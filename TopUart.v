==> flow/design.v <==
module TopUart(clk,Rx,reset_,LD1,LD2,LED1,LED2,Dig0,Dig1,Dig2,Dig3,Tx );
input clk;
input Rx;
input reset_;
output LD1;
output LD2;
output LED1;
output LED2;
output [3:0] Dig0;
output [3:0] Dig1;
output [3:0] Dig2;
output [3:0] Dig3;
output Tx;
wire [7:0] firBite;
wire firUseByte;
wire [5:0] fir_minute;
wire [4:0] fir_ore;
Uart
	DUT
	(
	.clk(clk),
	.buss(Rx),
	.reset_(reset_),
	.bite(firBite),  
	.use_byte(firUseByte)  
	);
Uart2
	DUT1
	(
	.clk(clk),
	.bite(firBite),  
	.use_byte (firUseByte),  
	.reset_(reset_),
	.Minute(fir_minute),
	.Ora(fir_ore),
	.LD1(LD1),
	.LD2(LD2),
	.LED1(LED1),
	.LED2(LED2)
	);
assign Tx = 1'b0;
divMod 
DivMinute
( 
  .clk(clk),
  .reset_(reset_),
  .digMinut(fir_minute),
  .dig0(Dig0),
  .dig1(Dig1)
);
divMod_O
DivOra
( 
  .clk(clk),
  .reset_(reset_),
  .digOra(fir_ore),
  .dig2(Dig2),
  .dig3(Dig3)
);
endmodule
module Uart(clk,buss,reset_,bite,use_byte);
input clk;
input buss;
input reset_;
output [7:0] bite;
output use_byte;
reg [1:0] bitt_ff, bitt_next;
reg [2:0] state_ff, state_next,c_ff,c_next,c0_ff,c0_next,c1_ff,c1_next;
reg [3:0] bitNr_ff, bitNr_next;
reg [7:0] variabila_ff, variabila_next;
reg byte_ff, byte_next;
reg [6:0] CE_ff, CE_next;
assign bite = variabila_ff;	 
assign use_byte = byte_ff;	 
always @*
	begin
	state_next = state_ff;
	c_next = c_ff;
	variabila_next = variabila_ff;
	bitt_next = bitt_ff;
	c0_next = c0_ff;
	c1_next = c1_ff;
	CE_next = CE_ff;
	byte_next = byte_ff;
	bitNr_next = bitNr_ff;
	case(state_ff)
		0 :
			begin
			byte_next = 1'b0;     
			if(~buss)
				begin
					state_next = 1;
					variabila_next = 8'b0;	 
				end
			end
		1:
			if(c_ff==3'b111)
				begin
					state_next = 2;
					c_next = 3'b000;
				end
			else 
				begin
					c_next = c_ff + 1'b1;
				end
		2:
			begin
				c_next = c_ff + 1'b1;
				if(c_ff == 3'b110)
					begin
						state_next = 3;
						c_next = 3'b000;				
					end
				else
					begin
					if( (3'b010 <= c_ff) & ( c_ff <= 3'b101) )
						begin
							if(buss == 1'b0)
								begin
									c0_next = c0_ff + 1;						
								end
							else
								begin
									c1_next = c1_ff + 1;
								end		
						end
					end
			end
		3:
			begin
			bitNr_next = bitNr_ff + 4'b0001;
			if(c0_ff > c1_ff)
				begin  
					if(bitNr_ff > 4'b0111)	 
						begin
							state_next = 4;
							bitNr_next = 4'b0000;
						end
					else
						begin
							state_next = 2;
							c0_next = 3'b000;
							c1_next = 3'b000;
						end	
				end
			else
				begin
					if(bitNr_ff == 4'b1001)
						begin
							state_next = 0;
							bitNr_next = 4'b0;
							c0_next = 3'b000;
							c1_next = 3'b000;
							byte_next = 1'b1;
						end
					else
						begin
							if (bitNr_ff < 4'b1000)
								begin
									variabila_next = 1'b1 << (bitNr_ff) | variabila_ff;  
								end
							c0_next = 3'b000;
							c1_next = 3'b000;
							state_next = 2;
						end
				end
			end
		4:	
			if(CE_ff== 14'b10011100010000)  
				begin
					state_next <= 0;
				end
			else
				begin
					CE_next = CE_ff + 1;
				end
	endcase
	end
always @(posedge clk or negedge reset_)
	begin
	if(~reset_)
		begin
		state_ff <= 0;
		c_ff <=0;
		c0_ff <=0;
		c1_ff <= 0;
		variabila_ff <= 8'b0;
		CE_ff <= 0;
		bitt_ff <= 0;
		bitNr_ff <= 0;
		end
	else 
		begin
			state_ff <= state_next; 
			c_ff <= c_next; 
			c0_ff <= c0_next; 
			c1_ff <= c1_next;
			variabila_ff <= variabila_next;	
			byte_ff <= byte_next; 
			CE_ff <= CE_next;
			bitt_ff <= bitt_next;
			bitNr_ff <= bitNr_next;
		end
	end
endmodule
module Uart2(clk,bite,use_byte,reset_,Ora,Minute,LD1,LD2,LED1,LED2);
input clk;
input [7:0] bite;
input use_byte;
input reset_;
output [4:0] Ora;
output [5:0] Minute;
output LD1;
output LD2;
output LED1;
output LED2;
reg [3:0] state_ff, state_next;
reg [3:0] zeroDig_ff, zeroDig_next, unuDig_ff, unuDig_next, treiDig_ff, treiDig_next, doiDig_ff, doiDig_next;
reg [1:0] led1_ff, led1_next, led2_ff, led2_next, load1_ff, load1_next, load2_ff, load2_next;
reg [7:0] cOra_ff, cOra_next, aOra_ff, aOra_next;
reg [7:0] cMin_ff, cMin_next, aMin_ff, aMin_next;
reg [16:0] numEroare_ff, numEroare_next;  
reg [15:0] numLed_ff, numLed_next;  
reg [4:0] ore_ff, ore_nxt;
reg [5:0] min_ff, min_nxt;
assign Ora = ore_ff;
assign Minute = min_ff;
assign LD1 = load1_ff;
assign LD2 = load2_ff;
assign LED1 = led1_ff;
assign LED2 = led2_ff;
always @*
	begin
		state_next = state_ff;
		numLed_next = numLed_ff;
		numEroare_next = numEroare_ff;
		zeroDig_next = zeroDig_ff;
		unuDig_next = unuDig_ff;
		doiDig_next = doiDig_ff;
		treiDig_next = treiDig_ff;
		led1_next = led1_ff;
		led2_next = led2_ff;
		load1_next = load1_ff;
		load2_next = load2_ff;
		aMin_next = aMin_ff;
		aOra_next = aOra_ff;
		cOra_next = cOra_ff;
		cMin_next = cMin_ff;
		ore_nxt = ore_ff;
		min_nxt = min_ff;
	case(state_ff)
		2:
		begin
			if(numLed_ff == 16'b10010110000000000)  
				begin
					led1_next = 1'b0;
					led2_next = 1'b0;
					numLed_next = 16'b0;  
				end
			else
				begin
					numLed_next = numLed_ff + 1;
				end
		load1_next = 0;
		load2_next = 0;		
			if(use_byte==1'b1)
				begin
					if(bite==1'b1)
						begin
							state_next = 3;
						end
					else 
						begin
							if(bite==2'b10)
								begin
									state_next = 5;
								end
							else
								begin
									state_next = 7;
								end
						end
				numLed_next = 16'b0;	 
				end
		end
		3:
			begin
				if(use_byte==1'b1)
					begin
						if(bite <= 5'b10111)  
							begin
								cOra_next = bite;		
								state_next = 4;
							end
						else
							begin
								state_next = 7;
							end
					end
			end
		4:
			begin
				if(use_byte==1'b1)
					begin
						if(bite <= 6'b111011)  
							begin
								cMin_next = bite; 
								state_next = 8;
							end
						else
							begin
								state_next = 7;
							end
					end
			end
		5:
			begin
				if(use_byte == 1'b1)
					begin
						if(bite <= 5'b10111)  
							begin
								aOra_next = bite; 
								state_next = 6;
							end
						else
							begin
								state_next = 7;
							end							
					end
			end
		6:
			begin
				if(use_byte == 1'b1)
					begin
						if(bite <= 6'b111011)  
							begin
								aMin_next = bite;    
								state_next = 9;
							end
						else
							begin
								state_next = 7;
							end
					end
			end	
		7:
			begin
				if(numEroare_ff == 17'b100101100000000000)  
					begin
						state_next = 2;
					end
				else
					begin
						numEroare_next = numEroare_ff + 1;
						led1_next = 1'b1;
						led2_next = 1'b0;
					end			
			end
		8:
			begin
				min_nxt = cMin_ff;
				ore_nxt = cOra_ff;
				led1_next = 1'b1;
				led2_next = 1'b1;
				load1_next = 1'b1;
				state_next = 2;
			end
		9:
			begin
				min_nxt = aMin_ff;
				ore_nxt = aOra_ff;
				led1_next = 1'b1;
				led2_next = 1'b1;
				load2_next = 1'b1;
				state_next = 2;
			end
	endcase
end
always @(posedge clk or negedge reset_)
	begin
	if(~reset_)
		begin
		state_ff <= 2;
		numLed_ff <= 0;
		numEroare_ff <= 0;
		zeroDig_ff <= 0;
		unuDig_ff <= 0;
		doiDig_ff <= 0;
		treiDig_ff <= 0;
		led1_ff <= 0;
		led2_ff <= 0;
		load1_ff <= 0;
		load2_ff <= 0;
		aMin_ff <= 0;
		aOra_ff <= 0;
		cOra_ff <= 0;
		cMin_ff <= 0;	
		min_ff <= 0;
		ore_ff <= 0;
		end
	else
		begin
		state_ff <= state_next;
		numLed_ff <= numLed_next;
		numEroare_ff <= numEroare_next;
		zeroDig_ff <= zeroDig_next;
		unuDig_ff <= unuDig_next;
		doiDig_ff <= doiDig_next;
		treiDig_ff <= treiDig_next;
		led1_ff <= led1_next;
		led2_ff <= led2_next;
		load1_ff <= load1_next;
		load2_ff <= load2_next;
		aMin_ff <= aMin_next;
		aOra_ff <= aOra_next;
		cOra_ff <= cOra_next;
		cMin_ff <= cMin_next;
		min_ff <= min_nxt;
		ore_ff <= ore_nxt;
		end
	end
endmodule
module divMod(clk,reset_,digOra,digMinut,dig0,dig1,dig2,dig3);
input clk;
input reset_;
input [4:0]digOra;
input [5:0]digMinut;
output [3:0]dig0;
output [3:0]dig1;
output [3:0]dig2;
output [3:0]dig3;
reg [3:0] dig00_ff, dig00_nxt;
reg [3:0] dig11_ff, dig11_nxt;
reg [3:0] dig22_ff, dig22_nxt;
reg [3:0] dig33_ff, dig33_nxt;
assign dig0=dig00_ff;
assign dig1=dig11_ff;
assign dig2=dig22_ff;
assign dig3=dig33_ff;
always @(*)  
	begin
	 dig00_nxt = dig00_ff;
	 dig11_nxt = dig11_ff;
	 dig22_nxt = dig22_ff;
	 dig33_nxt = dig33_ff;
		dig00_nxt = digMinut % 10;
		dig11_nxt = digMinut / 10;
		dig22_nxt = digOra % 10;
		dig33_nxt = digOra / 10;
	end
always@(posedge clk or negedge reset_)
	begin
		if(~reset_)
			begin
				dig00_ff <= 4'b0;
				dig11_ff <= 4'b0;
				dig22_ff <= 4'b0;
				dig33_ff <= 4'b0;
			end
		else
			begin
				dig00_ff <= dig00_nxt;
			    dig11_ff <= dig11_nxt;
			    dig22_ff <= dig22_nxt;
			    dig33_ff <= dig33_nxt;
			end
	end
endmodule
module divMod_O(clk,reset_,digOra,dig2,dig3);
input clk;
input reset_;
input [4:0]digOra;
output [3:0]dig2;
output [3:0]dig3;
reg [3:0] dig22_ff, dig22_nxt;
reg [3:0] dig33_ff, dig33_nxt;
assign dig2=dig22_ff;
assign dig3=dig33_ff;
always @(*)  
	begin
	dig22_nxt = dig22_ff;
	dig33_nxt = dig33_ff;
	if(digOra <= 9)  
		begin
			dig22_nxt = digOra;
			dig33_nxt = 0;
		end
	else if((10 <= digOra) && (digOra <= 19))  
		begin
			dig22_nxt = digOra - 10;
			dig33_nxt = 1;
		end
	else if ((20 <= digOra) && (digOra <= 29))  
		begin
			dig22_nxt = digOra - 20;
			dig33_nxt = 2;
		end
	end
always@(posedge clk or negedge reset_)
	begin
		if(~reset_)
			begin
				dig22_ff <= 4'b0;
				dig33_ff <= 4'b0;
			end
		else
			begin
				dig22_ff <= dig22_nxt;
			    dig33_ff <= dig33_nxt;
			end
	end
endmodule
## Tool chain data of TopUart

What the tools print for TopUart, step after step.
Line numbers count from 1 in the design file above.
Cell names lack the library's common part.
The mark -- stands for no value.

| set-up | value |
|---|---|
| top module | TopUart |
| clock | clk |
| standard-cell library | sky130hd |
| library corner | tt_025C_1v80 |

## Word level

Counts by Yosys on the flattened word-level netlist (proc, flatten, opt, wreduce; memories kept). Register bits leave out memories and registers merged into their read ports (data or address). Print and check cells are left out.

| storage and ports | value |
|---|---|
| input port bits | 3 |
| bits in writable memories | 0 |
| elaborated cells | 175 |
| register bits | 115 |
| memories kept | 0 |
| latch bits | 0 |
| memory bits (read-only) | 0 |
| clocked read ports x word width | 0 |
| output and inout port bits | 21 |

| operators by class | value |
|---|---|
| multiplexer cells | 61 |
| $lt $le $gt $ge | 12 |
| bitwise operators | 3 |
| div/mod/pow operators | 2 |
| equality and inequality tests | 38 |
| reductions and logical operators | 26 |
| add/sub/neg operators | 8 |
| multiply operators | 0 |
| shifts and indexed selects | 1 |

Operators with widths:

| cell | count |
|---|---|
| divider 6 x 4 -> 32 bit (second input constant) | 1 |
| remainder unit 6 x 4 -> 32 bit (second input constant) | 1 |
| two-way mux 4 bit | 18 |
| two-way mux 3 bit | 15 |
| two-way mux 16 bit | 2 |
| two-way mux 8 bit | 4 |
| parallel mux 4 bit (select 7 bit) | 1 |
| inequality test 2 bit (second input constant) | 12 |
| parallel mux 3 bit (select 2 bit) | 3 |
| adder 17 x 1 -> 17 bit (second input constant) | 1 |
| equality test 17 x 15 -> 1 bit (second input constant) | 1 |
| adder 16 x 1 -> 16 bit (second input constant) | 1 |
| equality test 16 x 14 -> 1 bit (second input constant) | 1 |
| equality test 4 x 3 -> 1 bit (second input constant) | 4 |
| parallel mux 8 bit (select 2 bit) | 1 |
| AND reduction 3 bit | 5 |
| AND reduction 5 bit | 3 |
| inequality test 2 x 1 -> 1 bit (second input constant) | 7 |
| nonzero test 2 bit | 6 |
| equality test 4 bit (second input constant) | 3 |
| parallel mux 6 bit (select 2 bit) | 1 |
| parallel mux 3 bit (select 4 bit) | 1 |
| <= comparator 5 bit (second input constant) | 2 |
| parallel mux 5 bit (select 2 bit) | 1 |
| adder 3 x 1 -> 3 bit (second input constant) | 3 |
| left shift 1 x 4 -> 8 bit (first input constant) | 1 |
| equality test 4 x 2 -> 1 bit (second input constant) | 2 |
| AND reduction 4 bit | 2 |

Not listed: further kinds 34, cells in them 48.

## Longest topological paths

Depth = most cells in a row (Yosys ltp): at word level without a register or memory, in the mapped netlist without a sequential cell, where the memories' decode and read muxes count.

| logic depth | value |
|---|---|
| depth in word-level cells | 6 |
| ABC_AREA | 0 |
| mapped depth | 13 |
| mapped depth without buffers | 12 |

## Netlist

The flow's flattened synthesis, as Yosys stat reports it; memories are mapped. The netlist is that of the ABC_AREA named above (0 if unset); the other value can give another one.
Totals and module areas in this step are rounded.

Cell types:

| type | count | total area (um2) |
|---|---|---|
| dfrtp_1 | 114 | 2.85E+03 |
| nand2_1 | 107 | 401.635 |
| ha_1 | 31 | 387.872 |
| o21ai_0 | 48 | 240.23 |
| mux2i_1 | 15 | 150.144 |
| nor2_1 | 40 | 150.144 |
| xnor2_1 | 15 | 131.376 |
| inv_1 | 34 | 127.622 |
| mux2_2 | 11 | 123.869 |
| a21oi_1 | 21 | 105.101 |
| nand3_1 | 18 | 90.086 |
| nand4_1 | 9 | 56.304 |
| a21o_1 | 7 | 52.55 |
| dfstp_2 | 2 | 52.55 |
| a31oi_1 | 8 | 50.048 |
| nor3_1 | 10 | 50.048 |
| nand2b_1 | 7 | 43.792 |
| nor2b_1 | 7 | 43.792 |

Not listed: further types 55, cells in them 125.

| synthesis totals | value |
|---|---|
| cell count | 629 |
| flip-flop cells | 117 |
| synthesis area | 6,100 um2 |
| sequential part of the area | 2,900 um2 |
| buffer cells | 21 |

By module: a second synthesis without flattening, with its own total; a netlist apart from the flattened one above.

| second synthesis, totals | value |
|---|---|
| cell total of the unflattened synthesis | 678 |
| area total of the unflattened synthesis | 6,900 um2 |

Rows give one instance, submodules left out.

Modules:

| module | cells | sequential area (um2) | area (um2) | instances |
|---|---|---|---|---|
| Uart2 | 342 | 2,000 | 3,700 | 1 |
| Uart | 168 | 660 | 1,600 | 1 |
| divMod | 99 | 330 | 930 | 1 |
| divMod_O | 67 | 150 | 680 | 1 |
| TopUart | 2 | 0.0 | 11 | 1 |

## Timing after synthesis

Path of least setup slack by OpenSTA after synthesis, without wires, with an ideal clock, recovery checks aside; 20% of the period is set as input and as output delay. Where synthesis merged equal registers, the netlist keeps one of their names.

| path after synthesis | value |
|---|---|
| path type | register -> register |
| start | reg DUT1.min_ff[3] |
| end | reg DivMinute.dig00_ff[3] |
| slack | 1.290 ns |
| path delay | 2.870 ns |
| arrival time | 2.790 ns |
| required time | 4.080 ns |
| period | 4.16 ns |
| stages on the path | 13 |
| library setup time | 0.080 ns |
| buffers on the path | 1 |
| time at the first pin | 0.000 ns |
| synthesis period reached | 2.87 ns |

"path delay" = arrival - input delay + setup time.
"stages on the path" counts driving pins, that of a launching flip-flop among them; a cell with two outputs on the path counts twice.
"synthesis period reached" is the clock period less the worst setup slack; recovery checks do not enter. This is arithmetic on one report: input and output delays are still those of the set period (20% each).
The rows between start and end are the longest chain of elaborated cells between them; the timing report does not say that the signal goes this way. Where chains are equally long, one stands for them.
A line is the first line of the expression or statement that the cell stems from. Yosys adds cells for indexed reads and writes and turns some case tables into memories.

| on the way, after synthesis | value |
|---|---|
| cells stage by stage | dfrtp_1 -> ha_1 -> or2_2 -> ha_1 -> nand2b_1 -> o21ai_0 -> and3_1 -> buf_6 -> xnor2_1 -> ha_1 -> or3_1 -> mux2_4 -> a31oi_4 |
| cells in the longest elaborated chain | 1 |
| elaborated cells on any way between the ends | 1 |
| source lines of those cells | 1 |
| classes of those cells | div (1) |

RTL lines, path after synthesis:

| item | RTL line | text |
|---|---|---|
| from (decl) | 225 | `reg [5:0] min_ff, min_nxt;` |
| from (assign) | 398 | `min_ff <= 0;` |
| from (assign) | 418 | `min_ff <= min_nxt;` |
| remainder unit 6 x 4 -> 32 bit | 446 | `dig00_nxt = digMinut % 10;` |
| to (assign) | 455 | `dig00_ff <= 4'b0;` |
| to (assign) | 462 | `dig00_ff <= dig00_nxt;` |
| to (decl) | 432 | `reg [3:0] dig00_ff, dig00_nxt;` |

## Timing after layout

Path of least setup slack in the final report of run A (OpenROAD, finished layout, wires in). Where an end is a register, its clock arrival counts in the times.

| path after layout | value |
|---|---|
| path type | register -> register |
| start | reg DUT1.min_ff[4] |
| end | reg DivMinute.dig00_ff[3] |
| library setup time | 0.07 ns |
| slack | -0.22 ns |
| required time | 2.83 ns |
| time at the first pin | 0.53 ns |
| arrival time | 3.06 ns |
| period | 2.37 ns |
| stages on the path | 13 |
| buffers on the path | 0 |

The rows between start and end are the longest chain of elaborated cells between them; the timing report does not say that the signal goes this way. Where chains are equally long, one stands for them.

| on the way, after layout | value |
|---|---|
| cells stage by stage | dfrtp_1 -> inv_1 -> ha_2 -> or2_4 -> ha_4 -> nand2b_4 -> o21ai_2 -> and3_4 -> xnor2_2 -> ha_4 -> or3_1 -> mux2_4 -> a31oi_4 |
| cells in the longest elaborated chain | 1 |
| elaborated cells on any way between the ends | 1 |
| source lines of those cells | 1 |
| classes of those cells | div (1) |

RTL lines, path after layout:

| item | RTL line | text |
|---|---|---|
| from (decl) | 225 | `reg [5:0] min_ff, min_nxt;` |
| from (assign) | 398 | `min_ff <= 0;` |
| from (assign) | 418 | `min_ff <= min_nxt;` |
| remainder unit 6 x 4 -> 32 bit | 446 | `dig00_nxt = digMinut % 10;` |
| to (assign) | 455 | `dig00_ff <= 4'b0;` |
| to (assign) | 462 | `dig00_ff <= dig00_nxt;` |
| to (decl) | 432 | `reg [3:0] dig00_ff, dig00_nxt;` |

Subject: flow runs of TopUart

Hi,

Stored flow runs of TopUart (2 of them; Yosys, OpenROAD, sky130hd). They differ in their settings and are not a sequence. Constraints: input delay and output delay 20% of the set period each, output load 0.01 pF.
"achieved clock period" means the clock period less the worst setup slack. The figure is calculated, with input and output delays left at 20% of the set period.
By "critical setup path time" is meant the share of the clock period that the worst setup path is allowed (20% is reserved at inputs, 20% at outputs), minus its slack. Clock arrival times at its registers enter into it.
"total power after layout" rests on the timing tool's default activity at the inputs, not on a simulated workload.
Measured values are rounded.

#### Run A

| setting | value |
|---|---|
| period_ns | `2.37` |
| CORE_UTILIZATION | `58` |
| SETUP_SLACK_MARGIN | `0.02` |
| PLACE_DENSITY_LB_ADDON | `0.17` |
| CTS_CLUSTER_SIZE | `95` |
| CAP_MARGIN | `0` |
| SLEW_MARGIN | `10` |
| MIN_ROUTING_LAYER | `met2` |
| CORE_MARGIN | `2` |

| result | value |
|---|---|
| setup slack of the worst path | -0.22 ns |
| die footprint | 11,000 um2 |
| critical setup path time | 2.59 ns |
| class of the worst setup path | register -> register |
| standard-cell area after layout | 7,300 um2 |
| final utilization | 0.71 |
| post-route setup TNS | -0.22 ns |
| achieved clock period | 2.594 ns |
| total power after layout | 5.9 mW |
| netlist area reported by Yosys | 6,100 um2 |

#### Run B

| setting | value |
|---|---|
| period_ns | `4.89` |
| CORE_UTILIZATION | `67` |
| PLACE_DENSITY | `0.81` |
| CORE_ASPECT_RATIO | `1.52` |
| TNS_END_PERCENT | `15` |
| GPL_TIMING_DRIVEN | `1` |
| CTS_CLUSTER_DIAMETER | `334` |
| CAP_MARGIN | `15` |
| MIN_ROUTING_LAYER | `met1` |
| CORE_MARGIN | `2` |
| SLEW_MARGIN | `20` |

| result | value |
|---|---|
| setup slack of the worst path | 1.7 ns |
| die footprint | 9,900 um2 |
| critical setup path time | 3.17 ns |
| class of the worst setup path | register -> register |
| standard-cell area after layout | 6,900 um2 |
| final utilization | 0.77 |
| post-route setup TNS | 0.000 ns |
| achieved clock period | 3.169 ns |
| total power after layout | 2.8 mW |
| netlist area reported by Yosys | 6,100 um2 |

Regards
