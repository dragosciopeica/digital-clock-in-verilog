==> flow/design.v <==
module clk_div
	(
		clk_in,
		reset_,
		clk_out
	);
input clk_in;
input reset_;
output clk_out;
parameter FREQ_IN=50;  
parameter FREQ_OUT=9;  
localparam DIV_RATE=FREQ_IN/FREQ_OUT;
localparam COMPENSATION=FREQ_IN%FREQ_OUT;
integer count_ff, count_nxt;
integer compensation_ff, compensation_nxt;
reg clk_out_ff, clk_out_nxt;
assign clk_out = clk_out_ff;
always @(*) begin
	count_nxt        = count_ff;
	clk_out_nxt      = clk_out_ff;
	compensation_nxt = compensation_ff;
	if (count_ff < DIV_RATE) begin
		count_nxt = count_ff + 1;
		clk_out_nxt = 1'b0;
	end
	else begin
		clk_out_nxt = 1'b1;
		compensation_nxt = compensation_ff + COMPENSATION;
		if (compensation_nxt >= FREQ_OUT) begin
			compensation_nxt = compensation_nxt - FREQ_OUT;
			count_nxt = 0;
		end
		else begin
			count_nxt = 1;
		end
	end
end
always @(posedge clk_in or negedge reset_) begin
	if (!reset_) begin
		count_ff        <= 1;
		clk_out_ff      <= 1'b0;
		compensation_ff <= 0;
	end
	else begin
		count_ff        <= count_nxt;
		clk_out_ff      <= clk_out_nxt;
		compensation_ff <= compensation_nxt;
	end
end
endmodule
**From RTL to reports: clk_div**

Tool output for the design above, in the order of the flow.
Lines are those of the file above, counted from 1.
Cell names lack the library's common part.
The mark n/a stands for no value.

- Design top: clk_div
- Clock port: clk_in
- Cell library: sky130hd
- Timing corner: tt_025C_1v80

**Word level**

Counts by Yosys on the flattened word-level netlist (proc, flatten, opt, wreduce; memories kept). Register bits leave out memories and registers merged into their read ports (data or address); mux counts leave out enables and synchronous resets folded into registers. Print and check cells are left out. Cells with the same type and inputs are merged into one.

- Register bits after elaboration: 65
- Latch bits: 0
- RAM bits: 0
- ROM bits: 0
- Clocked read ports x word width: 0
- Memories kept: 0
- Bits of input ports: 2
- Output and inout bits: 1
- Word-level cells: 12

- $add $sub $neg: 3
- Multipliers: 0
- Div/mod/pow operators: 0
- $lt $le $gt $ge: 2
- Equality and inequality tests: 0
- Shift-type cells: 0
- Mux-type cells: 4
- Bitwise operators: 0
- Reduce/logical cells: 0

Operators by type and width:

| operator | count |
|---|---|
| 2-to-1 mux 32 bit | 2 |
| adder 32 x 2 -> 32 bit (second input constant) | 1 |
| adder 32 x 4 -> 32 bit (second input constant) | 1 |
| less-than comparator 32 x 4 -> 1 bit (second input constant) | 1 |
| subtractor 32 x 5 -> 32 bit (second input constant) | 1 |
| greater-or-equal comparator 32 x 5 -> 1 bit (second input constant) | 1 |
| 2-to-1 mux 1 bit | 2 |

**Depth**

Depth = most cells in a row (Yosys ltp): at word level without a register or memory, in the mapped netlist without a sequential cell, where the memories' decode and read muxes count.

- Depth after elaboration: 4
- ABC_AREA: 0
- Mapped depth: 14
- Mapped depth without buffers: 12

**Synthesis result**

Source: synth_stat.txt of the flow (Yosys; design flattened, memories mapped). It holds for the ABC_AREA given above (unset counts as 0); a run with the other value may have another netlist.
The area totals of this step are shown rounded.

- Mapped cells: 529
- Cell area after synthesis: 4543 µm²
- Sequential part of the area: 1628 µm²
- Flip-flops: 65

Cell types:

| cell type | count |
|---|---|
| dfrtp_1 | 64 |
| xnor2_1 | 38 |
| xor2_1 | 36 |
| nor2_1 | 61 |
| nand2_1 | 54 |
| nand3_1 | 40 |
| nand4_1 | 20 |
| o21ai_0 | 19 |
| mux2i_1 | 9 |
| nor4_1 | 14 |
| a21oi_1 | 17 |
| and3_1 | 11 |
| or3_1 | 11 |
| and2_1 | 8 |
| ha_1 | 4 |
| a31oi_1 | 7 |
| and4_1 | 5 |
| a21o_1 | 5 |

Not listed: further types 49, cells in them 106.

**Path before layout**

Source: OpenSTA report_checks on the synthesized netlist (no wires, ideal clock, input and output delay 20% of the period each), path of least setup slack; recovery checks are left aside. Register names are those of the netlist, which keeps one name where synthesis merged equal registers.

- Path kind: register to register
- Start point: reg compensation_ff[0]
- End point: reg compensation_ff[6]
- Clock period: 7780 ps
- Library setup time: 133 ps
- Time at the first pin: 0 ps
- Arrival time: 3230 ps
- Data required time: 7647 ps
- Setup slack: 4418 ps
- Path delay: 3363 ps
- Stages on the path: 15
- Path buffers: 3
- Synthesis period reached: 3362 ps

"path delay" = arrival - input delay + setup time.
"stages on the path": output pins that drive a net of the path, with the launching flip-flop's if there is one; two outputs of one cell count as two.
"synthesis period reached" is the clock period less the worst setup slack; recovery checks do not enter. This is arithmetic on one report: input and output delays are still those of the set period (20% each).
The rows between start and end are the longest chain of elaborated cells between them; the timing report does not say that the signal goes this way. Where chains are equally long, one stands for them.
A line is the first line of the expression or statement that the cell stems from. Yosys adds cells for indexed reads and writes and turns some case tables into memories.

- Cell sequence: dfrtp_1 ha_1 buf_2 o211ai_2 nor2_1 clkbuf_1 nand4_1 xor2_1 nand3b_1 nor4_4 a21oi_2 buf_6 a41oi_1 a311oi_2 xor2_1
- Length of the longest elaborated chain: 3

RTL lines, path after synthesis:

| item | line | RTL |
|---|---|---|
| from (decl) | 15 | `integer compensation_ff, compensation_nxt;` |
| from (assign) | 42 | `compensation_ff <= 0;` |
| from (assign) | 47 | `compensation_ff <= compensation_nxt;` |
| adder 32 x 4 -> 32 bit | 28 | `compensation_nxt = compensation_ff + COMPENSATION;` |
| subtractor 32 x 5 -> 32 bit | 30 | `compensation_nxt = compensation_nxt - FREQ_OUT;` |
| 2-to-1 mux 32 bit | 29 | `if (compensation_nxt >= FREQ_OUT) begin` |
| to (assign) | 42 |  |
| to (assign) | 47 |  |
| to (decl) | 15 |  |

**Path in the finished layout**

From the final timing report of flow run A: the path of least setup slack in the routed layout; clock arrival at registers is part of the times.
The report prints the path's times to 10 ps; the period is as set.

- Path kind: register to register
- Start point: reg compensation_ff[0]
- End point: reg compensation_ff[15]
- Clock period: 2690 ps
- Library setup time: 80 ps
- Time at the first pin: 340 ps
- Arrival time: 3860 ps
- Data required time: 2960 ps
- Setup slack: -900 ps
- Stages on the path: 16
- Path buffers: 4

The rows between start and end are the longest chain of elaborated cells between them; the timing report does not say that the signal goes this way. Where chains are equally long, one stands for them.

- Cell sequence: dfrtp_2 ha_4 o211ai_4 buf_4 nor4_4 xnor2_2 o311a_4 buf_6 nand3_4 nor4b_4 buf_4 buf_6 a21oi_4 nand4_1 mux2i_2 xor2_1
- Length of the longest elaborated chain: 3

RTL lines, path post-layout:

| item | line | RTL |
|---|---|---|
| from (decl) | 15 | `integer compensation_ff, compensation_nxt;` |
| from (assign) | 42 | `compensation_ff <= 0;` |
| from (assign) | 47 | `compensation_ff <= compensation_nxt;` |
| adder 32 x 4 -> 32 bit | 28 | `compensation_nxt = compensation_ff + COMPENSATION;` |
| subtractor 32 x 5 -> 32 bit | 30 | `compensation_nxt = compensation_nxt - FREQ_OUT;` |
| 2-to-1 mux 32 bit | 29 | `if (compensation_nxt >= FREQ_OUT) begin` |
| to (assign) | 42 |  |
| to (assign) | 47 |  |
| to (decl) | 15 |  |

Design clk_div on sky130hd. What follows are 2 stored runs of the flow, each under its own settings; their order means nothing. The constraints put input and output delay at 20% of the set period each and load the outputs with 0.01 pF.
"achieved clock period": clock period set for the run, less the worst setup slack. It is reckoned from that one timing run; input and output delays stay at 20% of the period that was set.
"critical setup path time" is the time allowed to the run's worst setup path (the clock period less input and output delay, where it has them) less its slack. Clock arrival times count: a late capture clock shortens it, a late launch clock lengthens it.
"total power of the final layout" rests on the timing tool's default activity at the inputs, not on a simulated workload.
"critical setup path time" is known to 10 ps.
The measured numbers are rounded.

### Flow run A

Settings: `period_ns=2.69`, `CORE_UTILIZATION=53`, `PLACE_DENSITY_LB_ADDON=0.03`, `CORE_ASPECT_RATIO=1.93`, `CELL_PAD_IN_SITES_GLOBAL_PLACEMENT=0`, `CELL_PAD_IN_SITES_DETAIL_PLACEMENT=0`, `SLEW_MARGIN=40`, `MIN_ROUTING_LAYER=met2`, `CAP_MARGIN=20`, `CORE_MARGIN=2`

- Total die area: 9369 µm²
- Setup slack of the critical path: -903 ps
- Achieved clock period: 3593 ps
- Post-layout utilization: 79.8 %
- Total power of the final layout: 2329 uW
- Chip area after synthesis (Yosys): 4543 µm²
- Critical setup path time: 3590 ps
- Critical path type: register to register
- Setup TNS: -20920 ps
- Standard-cell area after layout: 6754 µm²

### Flow run B

Settings: `period_ns=2.19`, `CORE_UTILIZATION=66`, `SETUP_SLACK_MARGIN=-0.19`, `PLACE_DENSITY_LB_ADDON=0.23`, `CORE_MARGIN=4`, `CELL_PAD_IN_SITES_GLOBAL_PLACEMENT=2`, `CELL_PAD_IN_SITES_DETAIL_PLACEMENT=2`, `TNS_END_PERCENT=80`, `ABC_AREA=0`, `GPL_ROUTABILITY_DRIVEN=1`, `CAP_MARGIN=0`, `MIN_ROUTING_LAYER=met1`, `SLEW_MARGIN=20`

No final report: placement broke off with FLW-0024.
